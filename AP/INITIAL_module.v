==> flow/design.v <==
module INITIAL_MODULE
(
    input       clk             ,
    input       rst_i           ,
    output  [39:0]  btb_init    ,
    output  [7:0]   btb_addr    ,
    output  [1:0]   bht_init    ,
    output  [7:0]   bht_addr    ,
    output  [31:0]  reg_init    ,    
    output  [4:0]   reg_addr    ,
    output  [31:0]  mem_init    ,    
    output  [31:0]  mem_addr
);
    reg [31:0] 	register_file [0:31];
    reg [31:0]  btb [0:255];
    reg [1:0]   bht [0:255];
    reg [31:0]  mem [0:26];
    reg [31:0]  mem_init;
    reg [7:0] btb_addr_r;
    always @ (posedge clk)
    begin
        if (rst_i)
        begin
            btb_addr_r <= 8'b0;
        end
        else if (btb_addr_r <= 8'd255)
        begin
            btb[btb_addr_r] <= 40'b0;
            btb_addr_r <= btb_addr_r + 1;
        end
        else 
        begin
            btb_addr_r <= 8'b0;
        end
    end
    assign btb_init = btb[btb_addr_r];
    assign btb_addr = btb_addr_r;
    reg [7:0] bht_addr_r;
    always @ (posedge clk)
    begin
        if (rst_i)
        begin
            bht_addr_r <= 8'b0;
        end
        else if (bht_addr_r <= 8'd255)
        begin
            bht[bht_addr_r] <= 2'b0;
            bht_addr_r <= bht_addr_r + 1;
        end
        else 
        begin
            bht_addr_r <= 8'b0;
        end
    end
    assign bht_init = bht[bht_addr_r];
    assign bht_addr = bht_addr_r;
    reg [4:0] reg_addr_r;
    always @ (posedge clk)
    begin
        if (rst_i)
        begin
            reg_addr_r <= 5'b0;
        end
        else if (reg_addr_r <= 8'd255)
        begin
            register_file[reg_addr_r] <= reg_addr;
            reg_addr_r <= reg_addr_r + 1;
        end
        else
        begin
            reg_addr_r <= 5'b0;
        end
    end
    assign reg_init = register_file[reg_addr_r];
    assign reg_addr = reg_addr_r;
    reg [5:0] mem_addr_r;
    always @ (posedge clk)
    begin
        if (rst_i) begin
            mem_addr_r <= 6'b0;
        end
        else if (mem_addr_r <= 6'd63) begin
            case(mem_addr_r)
                6'd0 : mem_init <= 4;
                6'd1 : mem_init <= 7;
                6'd2 : mem_init <= 2;
                6'd3 : mem_init <= 4;
                6'd4 : mem_init <= 1;
                6'd5 : mem_init <= 8;
                6'd6 : mem_init <= 4;
                6'd7 : mem_init <= 2;
                6'd8 : mem_init <= 6;
                6'd9 : mem_init <= 9;
                6'd10 : mem_init <= 3;
                6'd11 : mem_init <= 1;
                6'd12 : mem_init <= 4;
                6'd13 : mem_init <= 2;
                6'd14 : mem_init <= 5;
                6'd15 : mem_init <= 8;
                6'd16 : mem_init <= 5;
                6'd17 : mem_init <= 2;
                6'd18 : mem_init <= 6;
                6'd19 : mem_init <= 9;
                6'd20 : mem_init <= 2;
                6'd21 : mem_init <= 4;
                6'd22 : mem_init <= 8;
                6'd23 : mem_init <= 1;
                6'd24 : mem_init <= 4;
                6'd25 : mem_init <= 7;
                6'd26 : mem_init <= 9;
                6'd27 : mem_init <= 4;
                6'd28 : mem_init <= 3;
                6'd29 : mem_init <= 6;
                6'd30 : mem_init <= 1;
                6'd31 : mem_init <= 9;
                6'd32 : mem_init <= 4;
                6'd33 : mem_init <= 7;
                6'd34 : mem_init <= 2;
                6'd35 : mem_init <= 5;
                6'd36 : mem_init <= 3;
                6'd37 : mem_init <= 8;
                6'd38 : mem_init <= 2;
                6'd39 : mem_init <= 9;
                6'd40 : mem_init <= 1;
                default : mem_init <= 0;
            endcase
            mem_addr_r <= mem_addr_r + 1;
        end
        else begin
            mem_addr_r <= 6'b0;
        end
    end
    assign mem_addr = {26'b0, mem_addr_r};
endmodule
From RTL to reports: INITIAL_MODULE --
Tool output for the design above, in the order of the flow. Lines are those of the file above, counted from 1. Library cell names are shortened. The mark n/a stands for no value.
Set-up: top module INITIAL_MODULE, clock port clk, library sky130hd, timing corner tt_025C_1v80

Word level --
Counts by Yosys on the flattened word-level netlist (proc, flatten, opt, wreduce; memories kept). Print and check cells are left out. Cells with the same type and inputs are merged into one. Yosys's memory passes give these memory sizes; they may raise the number of words (mostly to a power of two), join words into wider ones and drop unused or constant bits.
Bit counts: cells after elaboration 32, memory bits (read-only) 256, input port bits 2, bits in writable memories 1024, memory cells 2, clocked read ports x word width 36, register bits 59
Cells by class: muxes and demuxes 7, bitwise gates (word level) 5, reduce/logical cells 5, $add $sub $neg 4, magnitude comparators 4
Memories:
- register_file | depth 32, width 32, rd ports 1, write ports 1, RTL line 14 | reg [31:0] register_file [0:31];
- (name not given) | depth 64, width 4, rd ports 1, write ports 0, RTL line 83 | case(mem_addr_r)
Operator list (count):
- 32-bit two-way mux | 2
- 8-bit by 1-bit adder with 8-bit output (second input constant) | 2
- 8-bit <= comparator (second input constant) | 2
- 5-bit two-way mux | 3
- 2-bit OR reduction | 4
- 5-bit by 8-bit <= comparator with 1-bit output (second input constant) | 1
- 6-bit by 1-bit adder with 6-bit output (second input constant) | 1
- 6-bit <= comparator (second input constant) | 1
- 1-bit inverter | 5
- 5-bit by 1-bit adder with 5-bit output (second input constant) | 1
- 2-bit AND reduction | 1
- 1-bit two-way mux | 2

Depth --
Yosys ltp: most cells in a row. Word level: on the elaborated netlist, between registers, memories and ports. Mapped: between sequential cells and ports; inverters and the memories' decode and read muxes count.
Depth: depth in word-level cells 4, ABC_AREA 0, gate-level depth with buffers 7, depth with buffers taken out 6

Netlist --
The flow's flattened synthesis, as Yosys stat reports it; memories are mapped. The netlist is that of the ABC_AREA named above (0 if unset); the other value can give another one.
Cell types (count):
- edfxtp_1 | 164
- buf_4 | 129
- mux2i_1 | 73
- dfxtp_1 | 27
- nor2_1 | 73
- o22ai_1 | 31
- mux4_2 | 7
- ha_1 | 12
- xor2_1 | 12
- nand3_1 | 18
- buf_6 | 6
- xnor2_1 | 7
- nand4bb_1 | 5
- a21oi_1 | 9
- nand2_1 | 12
- buf_2 | 7
- and3_1 | 5
- nor4_1 | 5
Not listed: further types 26, cells in them 56.
Mapped netlist: mapped cells 658, synthesis area 8877.3 um^2, buffers 148, sequential part of the area 5465.2 um^2, flip-flop cells 191

Worst setup path after synthesis --
Source: OpenSTA report_checks on the synthesized netlist (no wires, ideal clock, input and output delay 20% of the period each), path of least setup slack; recovery checks are left aside. Register names are those of the netlist, which keeps one name where synthesis merged equal registers.
Timing path post-synthesis: path kind register to output, from register (no name shown), to output reg_init[0], arrival 2.014 ns, path delay 2.014 ns, stages on the path 8, path slack 0.786 ns, clock period 3.5 ns, time at the first pin 0.000 ns, period reached after synthesis 2.714 ns
"path delay" is the arrival time less input delay plus setup time. A path that ends at an output port has no setup time. "stages on the path": output pins that drive a net of the path, with the launching flip-flop's if there is one; two outputs of one cell count as two. "period reached after synthesis" = period - worst setup slack (recovery checks aside). The figure is calculated, with input and output delays left at 20% of the set period.
On the way, post-synthesis: cell sequence dfxtp_1 buf_2 buf_6 buf_6 mux2i_1 nor2_1 nor4_1 nand3_1
RTL lines, path post-synthesis:
- end: declaration | RTL line 9 | output  [31:0]  reg_init    ,
Chain of elaborated cells between the ends: none given.

Worst path after layout --
From the final timing report of flow run 1: the path of least setup slack in the routed layout; clock arrival at registers is part of the times.
Timing path after layout: path kind register to output, from register (no name shown), to output reg_init[2], stages on the path 7, time at the first pin 0.43 ns, path slack -0.05 ns, arrival 2.16 ns, clock period 2.64 ns
On the way, after layout: cell sequence dfxtp_4 buf_6 bufbuf_16 mux4_2 a21oi_2 nand3_2 buf_2
RTL lines, path after layout:
- end: declaration | RTL line 9 | output  [31:0]  reg_init    ,
Chain of elaborated cells between the ends: none given.

Flow measurements of INITIAL_MODULE on sky130hd: 2 stored runs with different settings, listed in no order. Input and output delays are each 20% of the period that was set; the output load is 0.01 pF.
By "worst setup path time" is meant the share of the clock period that the worst setup path is allowed (20% is reserved at inputs, 20% at outputs), minus its slack. Clock arrival times at its registers enter into it.
"power" rests on the timing tool's default activity at the inputs, not on a simulated workload.
[flow run 1] settings: period_ns=2.64, CORE_UTILIZATION=41, CAP_MARGIN=20, CORE_MARGIN=2, SLEW_MARGIN=20
[flow run 1] result: chip area after synthesis (Yosys) 8877.3 um^2, die area 22844.8 um^2, utilization 0.497, worst setup slack after layout -0.046 ns, worst hold slack 0.472 ns, power 0.006558 W, worst setup path time 2.16 ns, worst setup path kind register to output
[flow run 2] settings: period_ns=3.96, CORE_UTILIZATION=18, PLACE_DENSITY_LB_ADDON=0.23, CELL_PAD_IN_SITES_GLOBAL_PLACEMENT=2, CELL_PAD_IN_SITES_DETAIL_PLACEMENT=0, TNS_END_PERCENT=40, CTS_CLUSTER_DIAMETER=166, MIN_ROUTING_LAYER=met2, MAX_ROUTING_LAYER=met5, CAP_MARGIN=20, CORE_MARGIN=2, SLEW_MARGIN=20
[flow run 2] result: chip area after synthesis (Yosys) 8877.3 um^2, die area 51109.9 um^2, utilization 0.21, worst setup slack after layout 0.313 ns, worst hold slack 0.460 ns, power 0.004434 W, worst setup path time 2.86 ns, worst setup path kind register to output
